==> flow/design.v <==
module imm 
	(
    input 					clk,
    input	[11:0]		image_pixel, mask_pixel, 	 
    input	[7:0]			pixel_row,						 
    input	[8:0]			pixel_col,						 
    input	[7:0]			mask_row_offset,
    input	[8:0]			mask_col_offset,
	 output reg	[7:0]		pixel_row_out,					 
	 output reg	[8:0]		pixel_col_out,
	 output reg [6:0]		mask_row,						 
	 output reg [7:0]		mask_col,
    output reg	[11:0]	pixel_result					 
	);
    reg  [11:0]	image_pixel_reg;
    reg  [7:0]		pixel_row_reg;
    reg  [8:0]		pixel_col_reg;
    reg  [7:0]		mask_row_offset_reg;
    reg  [8:0]		mask_col_offset_reg;
  always @(posedge clk) begin
		image_pixel_reg		<= image_pixel;
		pixel_row_reg			<= pixel_row;
		pixel_col_reg			<= pixel_col;
		mask_row_offset_reg 	<= mask_row_offset;
		mask_col_offset_reg 	<= mask_col_offset;
  end
  always @(*) begin
	 mask_row 		= (pixel_row_reg - mask_row_offset_reg);
	 mask_col 		= (pixel_col_reg - mask_col_offset_reg);
	 pixel_row_out = pixel_row_reg;
	 pixel_col_out = pixel_col_reg;
    if (pixel_row_reg >= mask_row_offset_reg
        && pixel_row_reg < (mask_row_offset_reg + 177)			
        && pixel_col_reg >= mask_col_offset_reg
        && pixel_col_reg < (mask_col_offset_reg + 110)
       ) begin	
      pixel_result = image_pixel_reg ^ mask_pixel;
    end  
    else begin
		pixel_result = image_pixel_reg;
    end  
  end  
endmodule  
### Step by step through the tools: imm

The steps from the RTL of imm to its reports follow in flow order.
Line numbers count from 1 in the design file above.
Operators: Yosys type, input widths -> output width; for muxes data width and select width s.
Cell names lack the library's common part.
The mark - stands for no value.

| set-up | value |
|---|---|
| top | imm |
| clock | clk |
| standard-cell library | sky130hd |
| timing corner | tt_025C_1v80 |

### Elaborated design

Yosys after proc, flatten, opt, wreduce and memory -nomap, before mapping. Enables and synchronous resets that opt folds into registers are not counted as muxes. Memory bits, and registers merged into a memory's read port (data or address), are not among the register bits. Print and check cells are not counted. Equal cells are merged and count once.

| word-level totals | value |
|---|---|
| bits in registers | 46 |
| bits of input ports | 59 |
| output and inout port bits | 44 |

| cells by class | value |
|---|---|
| $add $sub $neg | 4 |
| magnitude comparators | 4 |
| mux-type cells | 1 |
| bitwise gates (word level) | 1 |
| reductions and logical operators | 3 |

Operator list:

| operator | number |
|---|---|
| $xor 12x12->12 | 1 |
| $mux 12 | 1 |
| $lt 9x10->1 | 1 |
| $add 9x7->10 const B | 1 |
| $add 8x8->9 const B | 1 |
| $lt 8x9->1 | 1 |
| $ge 9x9->1 | 1 |
| $sub 8x8->8 | 1 |
| $ge 8x8->1 | 1 |
| $sub 7x7->7 | 1 |
| $logic_and 1x1->1 | 3 |

### Depth

Yosys ltp: most cells in a row. Word level: on the elaborated netlist, between registers, memories and ports. Mapped: between sequential cells and ports; inverters and the memories' decode and read muxes count.

| depth | value |
|---|---|
| depth in word-level cells | 6 |
| ABC_AREA | 0 |
| gate-level depth with buffers | 13 |
| mapped depth without buffers | 12 |

### Synthesis result

Yosys stat after the flow's synthesis: flattened, memories mapped to cells. It holds for the ABC_AREA given above (unset counts as 0); a run with the other value may have another netlist.
The area totals of this step are shown rounded.

Cells by type:

| cell | number |
|---|---|
| dfxtp_1 | 46 |
| ha_1 | 34 |
| xnor2_1 | 17 |
| inv_1 | 37 |
| xor2_1 | 15 |
| nor3_2 | 9 |
| fa_1 | 3 |
| a21o_1 | 7 |
| nor2b_1 | 6 |
| a21oi_1 | 7 |
| o21ai_0 | 7 |
| o32ai_2 | 2 |
| nor3_1 | 5 |
| buf_6 | 2 |
| nor2_1 | 6 |
| a31oi_1 | 3 |
| nand2b_1 | 3 |
| a22o_4 | 1 |

Not listed: further types 23, cells in them 29.

| synthesis totals | value |
|---|---|
| cell count | 239 |
| cell area after synthesis | 2470 um^2 |
| mapped flip-flops | 46 |

### Worst setup path after synthesis

Source: OpenSTA report_checks on the synthesized netlist (no wires, ideal clock, input and output delay 20% of the period each), path of least setup slack; recovery checks are left aside. Register names are those of the netlist, which keeps one name where synthesis merged equal registers.

| timing path after synthesis | value |
|---|---|
| path kind | register to output |
| start point | register mask_col_offset_reg[1] |
| end point | output pixel_result[10] |
| period | 4420 ps |
| output delay | 884 ps |
| data arrival time | 2554 ps |
| data required time | 3536 ps |
| setup slack | 982 ps |
| path delay | 2554 ps |
| driving pins on the path | 13 |
| path buffers | 1 |
| period reached after synthesis | 3438 ps |

"path delay" is the arrival time less input delay plus setup time.
At an output port there is no setup time.
"driving pins on the path": output pins that drive a net of the path, with the launching flip-flop's if there is one; two outputs of one cell count as two.
"period reached after synthesis" is the clock period less the worst setup slack; recovery checks do not enter. This is arithmetic on one report: input and output delays are still those of the set period (20% each).
The rows between start and end are the longest chain of elaborated cells between them; the timing report does not say that the signal goes this way. Where chains are equally long, one stands for them.
A line is the first line of the expression or statement that the cell stems from. Yosys adds cells for indexed reads and writes and turns some case tables into memories.

| between the ends, after synthesis | value |
|---|---|
| cells stage by stage | dfxtp_1 > inv_1 > ha_1 > nand2b_1 > a211oi_2 > xnor2_1 > ha_1 > a2111oi_0 > and3_1 > o32ai_2 > buf_6 > nor3_2 > xor2_1 |
| cells in the longest elaborated chain | 4 |

RTL lines, path after synthesis:

| item | line | RTL |
|---|---|---|
| start: declaration | 19 | `reg [8:0] mask_col_offset_reg;` |
| start: assignment | 25 | `mask_col_offset_reg <= mask_col_offset;` |
| $add 9x7->10 | 35 | `&& pixel_col_reg < (mask_col_offset_reg + 110)` |
| $lt 9x10->1 | 35 |  |
| $logic_and 1x1->1 | 32 | `if (pixel_row_reg >= mask_row_offset_reg` |
| $mux 12 | 32 |  |
| end: declaration | 13 | `output reg [11:0] pixel_result` |

### Timing after layout

Path of least setup slack in the final report of run A (OpenROAD, finished layout, wires in). Where an end is a register, its clock arrival counts in the times.
The report prints the path's times to 10 ps; the period is as set.

| timing path post-layout | value |
|---|---|
| path kind | register to output |
| start point | register mask_col_offset_reg[1] |
| end point | output pixel_result[11] |
| period | 4920 ps |
| output delay | 980 ps |
| data arrival time | 3630 ps |
| data required time | 3940 ps |
| setup slack | 310 ps |
| driving pins on the path | 14 |
| path buffers | 2 |

The rows between start and end are the longest chain of elaborated cells between them; the timing report does not say that the signal goes this way. Where chains are equally long, one stands for them.

| between the ends, post-layout | value |
|---|---|
| cells stage by stage | dfxtp_1 > inv_1 > ha_1 > nand2b_1 > a211oi_2 > xnor2_1 > ha_1 > a2111oi_1 > and3_1 > o32ai_2 > buf_4 > nor3_1 > xor2_1 > clkdlybuf4s50_1 |
| cells in the longest elaborated chain | 4 |

RTL lines, path post-layout:

| item | line | RTL |
|---|---|---|
| start: declaration | 19 | `reg [8:0] mask_col_offset_reg;` |
| start: assignment | 25 | `mask_col_offset_reg <= mask_col_offset;` |
| $add 9x7->10 | 35 | `&& pixel_col_reg < (mask_col_offset_reg + 110)` |
| $lt 9x10->1 | 35 |  |
| $logic_and 1x1->1 | 32 | `if (pixel_row_reg >= mask_row_offset_reg` |
| $mux 12 | 32 |  |
| end: declaration | 13 | `output reg [11:0] pixel_result` |

Top module imm; platform sky130hd; tools Yosys and OpenROAD; 2 stored runs in no particular order. Input and output delays are each 20% of the period that was set; the output load is 0.01 pF.
By "power" is meant OpenSTA's value without simulated activity: inputs other than the clock are taken to toggle once in ten clock periods, and the tool carries that through the logic.
Results are given in rounded form.
Among the settings, -- means not set for that run.
A result given as -- is not shown for that run.

| run | period_ns | CAP_MARGIN | CORE_MARGIN | CORE_UTILIZATION | SLEW_MARGIN | SETUP_SLACK_MARGIN | PLACE_DENSITY | CORE_ASPECT_RATIO | CELL_PAD_IN_SITES_DETAIL_PLACEMENT | CTS_CLUSTER_SIZE | CTS_CLUSTER_DIAMETER | MIN_ROUTING_LAYER | utilization (%) | mapped cell area after synthesis (um^2) | worst setup slack after layout (ps) | power (µW) | setup TNS (ps) | die outline area (um^2) |
|---|---|---|---|---|---|---|---|---|---|---|---|---|---|---|---|---|---|---|
| run A | 4.92 | 20 | 2 | 40 | 20 | -- | -- | -- | -- | -- | -- | -- | 61.5 | 2470 | 306 | 963 | 0 | 6810 |
| run B | 5.33 | 20 | 10 | 70 | 20 | 1.2 | 0.75 | 1.1 | 0 | 89 | 169 | met1 | -- | -- | -- | -- | -- | -- |

Run B: no results, placement failed with GPL-0301
