==> flow/design.v <==
module transfer_interface(
	input 				Clock,
	input		  [11:0] rom_pixel,	 
	output reg [11:0] pixel_out,	 
	output reg [7:0] 	pix_row,		 
	output reg [8:0] 	pix_col,		 
	output reg [7:0] 	rom_pix_row,	 
	output reg [8:0] 	rom_pix_col	 
	);
	reg [7:0] row_count = 0;
	reg [8:0] col_count = 0;
	always @(posedge Clock) begin
		col_count = col_count + 1;
		if(col_count > 320)
		begin
			col_count = 0;
			row_count = row_count + 1;
			if(row_count > 240)
			begin
				row_count = 0;
			end
		end
	end
	always @(*) begin
		rom_pix_col = col_count;
		rom_pix_row = row_count;
		pixel_out = rom_pixel;
		pix_row = row_count;
		pix_col = col_count;
	end
endmodule
; ---- Reports on transfer_interface
; What the tools print for transfer_interface, step after step.
; Line numbers count from 1 in the design file above.
; Cell names lack the library's common part.
; A cell with - has no value.
[design]
top = transfer_interface
clock_port = Clock
lib = sky130hd
pvt_corner = tt_025C_1v80

; ---- Elaborated design
; Source: Yosys, flattened and elaborated, memories not mapped. Widths are those after wreduce; folded enables and synchronous resets count as part of the registers. Registers that Yosys merges into a memory's read port (data or address) are not register bits. Print and check cells do not count. Equal cells are merged and count once.
[op_classes]
addsub = 2
n_mul = 0
div = 0
compare = 2
equal = 0
shift = 0
mux = 0
bitwise = 0
reduce_logical = 0
[ops]
columns = cell, count
row1 = 9-bit by 1-bit adder with 9-bit output (second input constant), 1
row2 = 9-bit > comparator (second input constant), 1
row3 = 8-bit by 1-bit adder with 8-bit output (second input constant), 1
row4 = 8-bit > comparator (second input constant), 1
[bits]
reg_bits = 17
latchBits = 0
ram_bits = 0
mem_bits_ro = 0
clocked_rd_ports_x_width = 0
memories = 0
input_bits = 13
wordCells = 6

; ---- Longest topological paths
; Yosys ltp: most cells in a row. Word level: on the elaborated netlist, between registers, memories and ports. Mapped: between sequential cells and ports; inverters and the memories' decode and read muxes count.
[depth]
ltp_word = 2
abc_area = 0
ltp_mapped = 5

; ---- Netlist
; The flow's flattened synthesis, as Yosys stat reports it; memories are mapped. The netlist is that of the ABC_AREA named above (0 if unset); the other value can give another one.
; Totals and module areas in this step are rounded.
[mapped]
mapped_cells = 123
yosys_area_um2 = 1180
sequential_area_um2 = 420
ffs = 17
n_buf = 29
[types]
columns = cell, count, type_area_um2
row1 = edfxtp_1, 8, 240.23
row2 = buf_4, 29, 217.709
row3 = dfxtp_1, 9, 180.173
row4 = xnor2_1, 5, 43.792
row5 = a22oi_4, 2, 42.541
row6 = ha_1, 3, 37.536
row7 = nand2_1, 10, 37.536
row8 = a211oi_1, 4, 30.029
row9 = a21oi_1, 6, 30.029
row10 = xor2_1, 3, 26.275
row11 = nand3_1, 4, 20.019
row12 = nor3_1, 4, 20.019
row13 = nand4_1, 3, 18.768
row14 = or3_1, 3, 18.768
row15 = a21boi_0, 2, 15.014
row16 = o211ai_1, 2, 15.014
row17 = o21a_1, 2, 15.014
row18 = o21ai_0, 3, 15.014
; Not listed: further types 18, cells in them 21.

; ---- Worst setup path after synthesis
; Source: OpenSTA report_checks on the synthesized netlist (no wires, ideal clock, input and output delay 20% of the period each), path of least setup slack; recovery checks are left aside. Register names are those of the netlist, which keeps one name where synthesis merged equal registers.
[synth_path]
path_kind = register to register
from = reg col_count[0]
to = reg row_count[0]
period_ns = 2.98
arrival_ns = 1.789
path_slack_ns = 0.866
path_delay_ns = 2.115
path_stages = 6
path_buffers = 0
period_less_setup_slack_ns = 2.114
; "path_delay_ns" = arrival - input delay + setup time.
; "path_stages": output pins that drive a net of the path, with the launching flip-flop's if there is one; two outputs of one cell count as two.
; "period_less_setup_slack_ns" is the clock period less the worst setup slack; recovery checks do not enter. This is arithmetic on one report: input and output delays are still those of the set period (20% each).
; Between the ends stands the longest chain of elaborated cells between them, by number of cells; it is not shown to be the way that was timed. Of several equally long chains one is given.
; Each line given opens the expression or statement behind the cell; cells for indexed reads and writes are added by Yosys, which also makes memories of some case tables.
[synth_via]
path_cell_list = dfxtp_1 > ha_1 > nand3_2 > or3_4 > a22oi_4 > a21o_1
elab_chain_len = 2
cells_between = 2
lines_between = 2
cone_classes = add/sub (1); compare (1)
[synth_lines]
columns = element, line
row1 = "start, declared", 11  ; reg [8:0] col_count = 0;
row2 = "start, assigned", 13  ; col_count = col_count + 1;
row3 = "start, assigned", 16  ; col_count = 0;
row4 = 9-bit by 1-bit adder with 9-bit output, 13
row5 = 9-bit > comparator, 14  ; if(col_count > 320)
row6 = "end, assigned", 17  ; row_count = row_count + 1;
row7 = "end, assigned", 20  ; row_count = 0;
row8 = "end, declared", 10  ; reg [7:0] row_count = 0;

; ---- Worst path after layout
; Path of least setup slack in the final report of run A (OpenROAD, finished layout, wires in). Where an end is a register, its clock arrival counts in the times.
[layout_path]
path_kind = register to register
from = reg col_count[1]
to = reg row_count[1]
period_ns = 2.33
arrival_ns = 2.13
path_slack_ns = 0.19
path_stages = 6
path_buffers = 0
; Between the ends stands the longest chain of elaborated cells between them, by number of cells; it is not shown to be the way that was timed. Of several equally long chains one is given.
[layout_via]
path_cell_list = dfxtp_1 > ha_1 > nand3_2 > or3_4 > a22oi_4 > a21o_2
elab_chain_len = 2
cells_between = 2
lines_between = 2
cone_classes = add/sub (1); compare (1)
[layout_lines]
columns = element, line
row1 = "start, declared", 11  ; reg [8:0] col_count = 0;
row2 = "start, assigned", 13  ; col_count = col_count + 1;
row3 = "start, assigned", 16  ; col_count = 0;
row4 = 9-bit by 1-bit adder with 9-bit output, 13
row5 = 9-bit > comparator, 14  ; if(col_count > 320)
row6 = "end, assigned", 17  ; row_count = row_count + 1;
row7 = "end, assigned", 20  ; row_count = 0;
row8 = "end, declared", 10  ; reg [7:0] row_count = 0;

; Module transfer_interface, platform sky130hd: 2 stored runs of the flow (Yosys, OpenROAD) with differing settings, in no particular order. Input and output delays are each 20% of the period that was set; the output load is 0.01 pF.
; "timing.worst_path_ns" = time allowed to the worst setup path (clock period - input delay - output delay, where it has them) - its slack; a late launch clock adds to it, a late capture clock takes from it.
; Measured values are rounded.

[run A: settings]
period_ns = 2.33
CAP_MARGIN = 20
CORE_MARGIN = 2
CORE_UTILIZATION = 40
SLEW_MARGIN = 20
[run A: results]
finalUtil_pct = 49.7
synth_area_um2 = 1180
finish.stdcell_area_um2 = 1380
die_area_um2 = 3390
final_setup_ws_ns = 0.186
timing.worst_path_ns = 2.14
critical_path_type = register to register

[run B: settings]
period_ns = 3.37
CORE_UTILIZATION = 33
SETUP_SLACK_MARGIN = 0.69
PLACE_DENSITY_LB_ADDON = 0.13
CORE_MARGIN = 8
CELL_PAD_IN_SITES_GLOBAL_PLACEMENT = 1
TNS_END_PERCENT = 65
ABC_AREA = 1
CTS_CLUSTER_DIAMETER = 279
CAP_MARGIN = 20
SLEW_MARGIN = 20
[run B: results]
finalUtil_pct = 41.0
synth_area_um2 = 1170
finish.stdcell_area_um2 = 1380
die_area_um2 = 5710
final_setup_ws_ns = 1.03
timing.worst_path_ns = 2.34
critical_path_type = register to register
